==> flow/design.v <==
 module sdram_controller(
    input  wire clk,
    input  wire reset,
    input  wire read_req,
    input  wire write_req,
    output reg  [2:0] sdram_cmd,
    output reg  data_valid
);
parameter IDLE      = 3'd0;
parameter ACTIVE    = 3'd1;
parameter TRCD_WAIT = 3'd2;
parameter READ      = 3'd3;
parameter WRITE     = 3'd4;
parameter TCAS_WAIT = 3'd5;
parameter PRECHARGE = 3'd6;
parameter TRP_WAIT  = 3'd7;
parameter CMD_NOP       = 3'b000;
parameter CMD_ACTIVE    = 3'b001;
parameter CMD_READ      = 3'b010;
parameter CMD_WRITE     = 3'b011;
parameter CMD_PRECHARGE = 3'b100;
parameter TRCD = 3;
parameter TCAS = 2;
parameter TRP  = 2;
reg [2:0] state;
reg [3:0] counter;
reg read_latched;
reg write_latched;
always @(posedge clk or posedge reset) begin
    if(reset) begin
        state <= IDLE;
        counter <= 0;
        sdram_cmd <= CMD_NOP;
        data_valid <= 0;
        read_latched <= 0;
        write_latched <= 0;
    end
    else begin
        if(read_req)  read_latched  <= 1;
        if(write_req) write_latched <= 1;
        data_valid <= 0;
        case(state)
        IDLE: begin
            sdram_cmd <= CMD_NOP;
            if(read_latched || write_latched) begin
                state <= ACTIVE;
                sdram_cmd <= CMD_ACTIVE;
                counter <= 0;
            end
        end
        ACTIVE: begin
            state <= TRCD_WAIT;
            sdram_cmd <= CMD_NOP;
        end
        TRCD_WAIT: begin
            counter <= counter + 1;
            if(counter == TRCD) begin
                counter <= 0;
                if(read_latched)
                    state <= READ;
                else
                    state <= WRITE;
            end
        end
        READ: begin
            sdram_cmd <= CMD_READ;
            state <= TCAS_WAIT;
        end
        TCAS_WAIT: begin
            counter <= counter + 1;
            if(counter == TCAS) begin
                counter <= 0;
                data_valid <= 1;
                read_latched <= 0;
                state <= PRECHARGE;
            end
        end
        WRITE: begin
            sdram_cmd <= CMD_WRITE;
            write_latched <= 0;
            state <= PRECHARGE;
        end
        PRECHARGE: begin
            sdram_cmd <= CMD_PRECHARGE;
            state <= TRP_WAIT;
        end
        TRP_WAIT: begin
            counter <= counter + 1;
            if(counter == TRP) begin
                counter <= 0;
                state <= IDLE;
            end
        end
        endcase
    end
end
endmodule
From RTL to reports: sdram_controller
Tool output for the design above, in the order of the flow. Line numbers count from 1 in the design file above. Operators: Yosys type, input widths -> output width; for muxes data width and select width s. Library cell names are shortened. The mark n/a stands for no value.

Top: sdram_controller. Clock: clk. Library: sky130hd. Timing corner: tt_025C_1v80.

After elaboration
Yosys after proc, flatten, opt, wreduce and memory -nomap, before mapping. Memory bits, and registers merged into a memory's read port (data or address), are not among the register bits. Print and check cells are not counted. Equal cells are merged and count once.

The entry for bits of input ports reads 4. For register bits after elaboration the number is 13.

The entry for add/sub/neg operators reads 1. Multiplexer cells: 19. Under reduce/logical cells stands 9. For eq/ne operators the number is 13.

Operators by type and width (number): $pmux 3 s8 (1); $pmux 3 s5 (1); $mux 3 (5); $eq 3x3->1 const B (4); $pmux 4 s3 (1); $mux 4 (3); $ne 2x2->1 const B (4); $eq 4x2->1 const B (2); $reduce_bool 8->1 (1); $mux 1 (8); $eq 3x2->1 const B (2); $reduce_and 5->1 (1); $reduce_bool 5->1 (1); $add 4x1->4 const B (1); $reduce_bool 4->1 (1); $eq 3x1->1 const B (1); $logic_not 3->1 (1); $reduce_and 2->1 (1); $reduce_bool 2->1 (1); $reduce_or 2->1 (1); $logic_or 1x1->1 (1).

Longest topological paths
Longest topological path by Yosys (ltp), each cell counted once; first at word level (registers and memories cut), then after technology mapping (sequential cells cut; the memories' decode and read muxes count).

Depth after elaboration: 3. For ABC_AREA the number is 0. The entry for mapped depth reads 6.

Mapped cells and area
The flow's flattened synthesis, as Yosys stat reports it; memories are mapped. The netlist is that of the ABC_AREA named above (0 if unset); the other value can give another one. Totals and module areas in this step are rounded.

Cell types (number): dfrtp_1 (17); a21o_1 (5); ha_1 (3); nor2_1 (9); dfstp_2 (1); inv_1 (6); nand2_1 (6); o21ai_0 (4); nor4_1 (3); a2bb2oi_2 (1); nand2b_1 (2); nor3b_2 (1); or3_1 (2); or3b_4 (1); a32o_1 (1); nor3_1 (2); a211o_1 (1); nand4b_1 (1).

Other cell types: 7; their cells: 7.

Cell count: 73. The figure for sequential area is 451.7 um^2. Under flip-flop cells stands 18. For chip area (Yosys) the number is 798.3 um^2.

Timing after synthesis
Source: OpenSTA report_checks on the synthesized netlist (no wires, ideal clock, input and output delay 20% of the period each), path of least setup slack; recovery checks are left aside. Register names are those of the netlist, which keeps one name where synthesis merged equal registers.

Path kind: register to register. From: reg counter[0]. To: reg counter[3]. Clock period: 3.05 ns. Library setup time: 0.124 ns. For arrival time the number is 1.454 ns. The figure for driving pins on the path is 6. For slack the number is 1.472 ns. For path delay the number is 1.578 ns. For time at the first pin the number is 0.000 ns. For synthesis period reached the number is 1.578 ns.

"path delay" = arrival - input delay + setup time. "driving pins on the path": output pins that drive a net of the path, with the launching flip-flop's if there is one; two outputs of one cell count as two. "synthesis period reached" is the clock period less the worst setup slack; recovery checks do not enter. This is arithmetic on one report: input and output delays are still those of the set period (20% each). The rows between start and end are the longest chain of elaborated cells between them; the timing report does not say that the signal goes this way. Where chains are equally long, one stands for them. Each line given opens the expression or statement behind the cell; cells for indexed reads and writes are added by Yosys, which also makes memories of some case tables. At most two assigning lines are given for a register; there are more.

Path through: dfrtp_1 > ha_1 > or3b_1 > a2bb2oi_2 > nor4_1 > a211o_1. The figure for length of the longest elaborated chain is 3.

Ends and longest elaborated chain, after synthesis: from (decl) (RTL line 26) `reg [3:0] counter;`; from (assign) (RTL line 56) `counter <= counter + 1;`; from (assign) (RTL line 70) `counter <= counter + 1;`; $add 4x1->4 (RTL line 70); $mux 4 (RTL line 71) `if(counter == TCAS) begin`; $pmux 4 s3 (RTL line 42) `case(state)`; to (assign) (RTL line 56); to (assign) (RTL line 70); to (decl) (RTL line 26).

Path in the finished layout
From the final timing report of run 1: the path of least setup slack in the routed layout; clock arrival at registers is part of the times.

Path kind: register to register. From: reg counter[0]. To: reg counter[3]. For slack the number is -0.51 ns. For arrival time the number is 1.77 ns. The figure for driving pins on the path is 7. Library setup time: 0.11 ns. For time at the first pin the number is 0.29 ns. Clock period: 1.09 ns.

The rows between start and end are the longest chain of elaborated cells between them; the timing report does not say that the signal goes this way. Where chains are equally long, one stands for them. At most two assigning lines are given for a register; there are more.

Path through: dfrtp_1 > inv_1 > ha_4 > nor3b_4 > a2bb2oi_4 > nor2_1 > a211o_1. The figure for length of the longest elaborated chain is 3.

Ends and longest elaborated chain, after layout: from (decl) (RTL line 26) `reg [3:0] counter;`; from (assign) (RTL line 56) `counter <= counter + 1;`; from (assign) (RTL line 70) `counter <= counter + 1;`; $add 4x1->4 (RTL line 70); $mux 4 (RTL line 71) `if(counter == TCAS) begin`; $pmux 4 s3 (RTL line 42) `case(state)`; to (assign) (RTL line 56); to (assign) (RTL line 70); to (decl) (RTL line 26).

Subject: flow runs of sdram_controller

Hi,

Below are 2 stored runs of the flow (Yosys, OpenROAD; platform sky130hd) on sdram_controller, each with its settings and what was measured, unordered. Constraints: input delay and output delay 20% of the set period each, output load 0.01 pF. "reached clock period" means the clock period less the worst setup slack. The figure is calculated, with input and output delays left at 20% of the set period. "critical path time" = time allowed to the worst setup path (clock period - input delay - output delay, where it has them) - its slack; a late launch clock adds to it, a late capture clock takes from it. "total power after layout": no workload was simulated; the value follows from the tool's default switching activity. The results are shown rounded.

Files of run 1:
==> flow/run.sh <==
#!/bin/bash
# the make line also repeats the synthesis and layout settings of config.mk as NAME=value (left out here)
make -C /OpenROAD-flow-scripts/flow DESIGN_CONFIG=/design/flow/config.mk WORK_HOME=/design/flow/orfs CLKGATE_MAP_FILE= finish
==> flow/config.mk <==
export PLATFORM = sky130hd
export DESIGN_NAME = sdram_controller
export DESIGN_NICKNAME = sdram_controller
export VERILOG_FILES = /design/flow/design.v
export SDC_FILE = /design/flow/constraint.sdc
export NUM_CORES = 4
export LEC_CHECK = 0
export CAP_MARGIN = 20
export CORE_MARGIN = 9
export CORE_UTILIZATION = 44
export CTS_CLUSTER_SIZE = 87
export PLACE_DENSITY = 0.37
export SETUP_SLACK_MARGIN = 0.25
export SLEW_MARGIN = 0
export TNS_END_PERCENT = 75
==> flow/constraint.sdc <==
create_clock -name core_clock -period 1.09 [get_ports {clk}]
set_input_delay 0.2180 -clock core_clock [delete_from_list [all_inputs] [get_ports {clk}]]
set_output_delay 0.2180 -clock core_clock [all_outputs]
set_load 0.01 [all_outputs]

Results of run 1. For the critical path time the run shows 1.60 ns. Worst setup path type: register to register. For the full die area the run shows 3672 um^2. The utilization stands at 78.3 %. The smallest setup slack comes to -0.507 ns. The area of the synthesized netlist is 798.3 um^2. The total negative slack on setup checks stands at -4.517 ns. The standard-cell area after layout reads 1261 um^2. The measured reached clock period is 1.597 ns. The measured total power after layout is 1.106 mW.

Files of run 2:
==> flow/run.sh <==
#!/bin/bash
# the make line also repeats the synthesis and layout settings of config.mk as NAME=value (left out here)
make -C /OpenROAD-flow-scripts/flow DESIGN_CONFIG=/design/flow/config.mk WORK_HOME=/design/flow/orfs CLKGATE_MAP_FILE= finish
==> flow/config.mk <==
export PLATFORM = sky130hd
export DESIGN_NAME = sdram_controller
export DESIGN_NICKNAME = sdram_controller
export VERILOG_FILES = /design/flow/design.v
export SDC_FILE = /design/flow/constraint.sdc
export NUM_CORES = 4
export LEC_CHECK = 0
export CAP_MARGIN = 35
export CELL_PAD_IN_SITES_DETAIL_PLACEMENT = 2
export CELL_PAD_IN_SITES_GLOBAL_PLACEMENT = 3
export CORE_MARGIN = 10
export CORE_UTILIZATION = 33
export CTS_CLUSTER_DIAMETER = 178
export GPL_TIMING_DRIVEN = 0
export PLACE_DENSITY_LB_ADDON = 0.19
export SETUP_SLACK_MARGIN = 0.19
export SLEW_MARGIN = 20
export TNS_END_PERCENT = 5
==> flow/constraint.sdc <==
create_clock -name core_clock -period 2.44 [get_ports {clk}]
set_input_delay 0.4880 -clock core_clock [delete_from_list [all_inputs] [get_ports {clk}]]
set_output_delay 0.4880 -clock core_clock [all_outputs]
set_load 0.01 [all_outputs]

Results of run 2. For the critical path time the run shows 1.75 ns. Worst setup path type: register to register. For the full die area the run shows 4787 um^2. The utilization stands at 41.2 %. The smallest setup slack comes to 0.689 ns. The area of the synthesized netlist is 798.3 um^2. The total negative slack on setup checks stands at 0.000 ns. The standard-cell area after layout reads 929.6 um^2. The measured reached clock period is 1.751 ns. The measured total power after layout is 0.4685 mW.

Regards
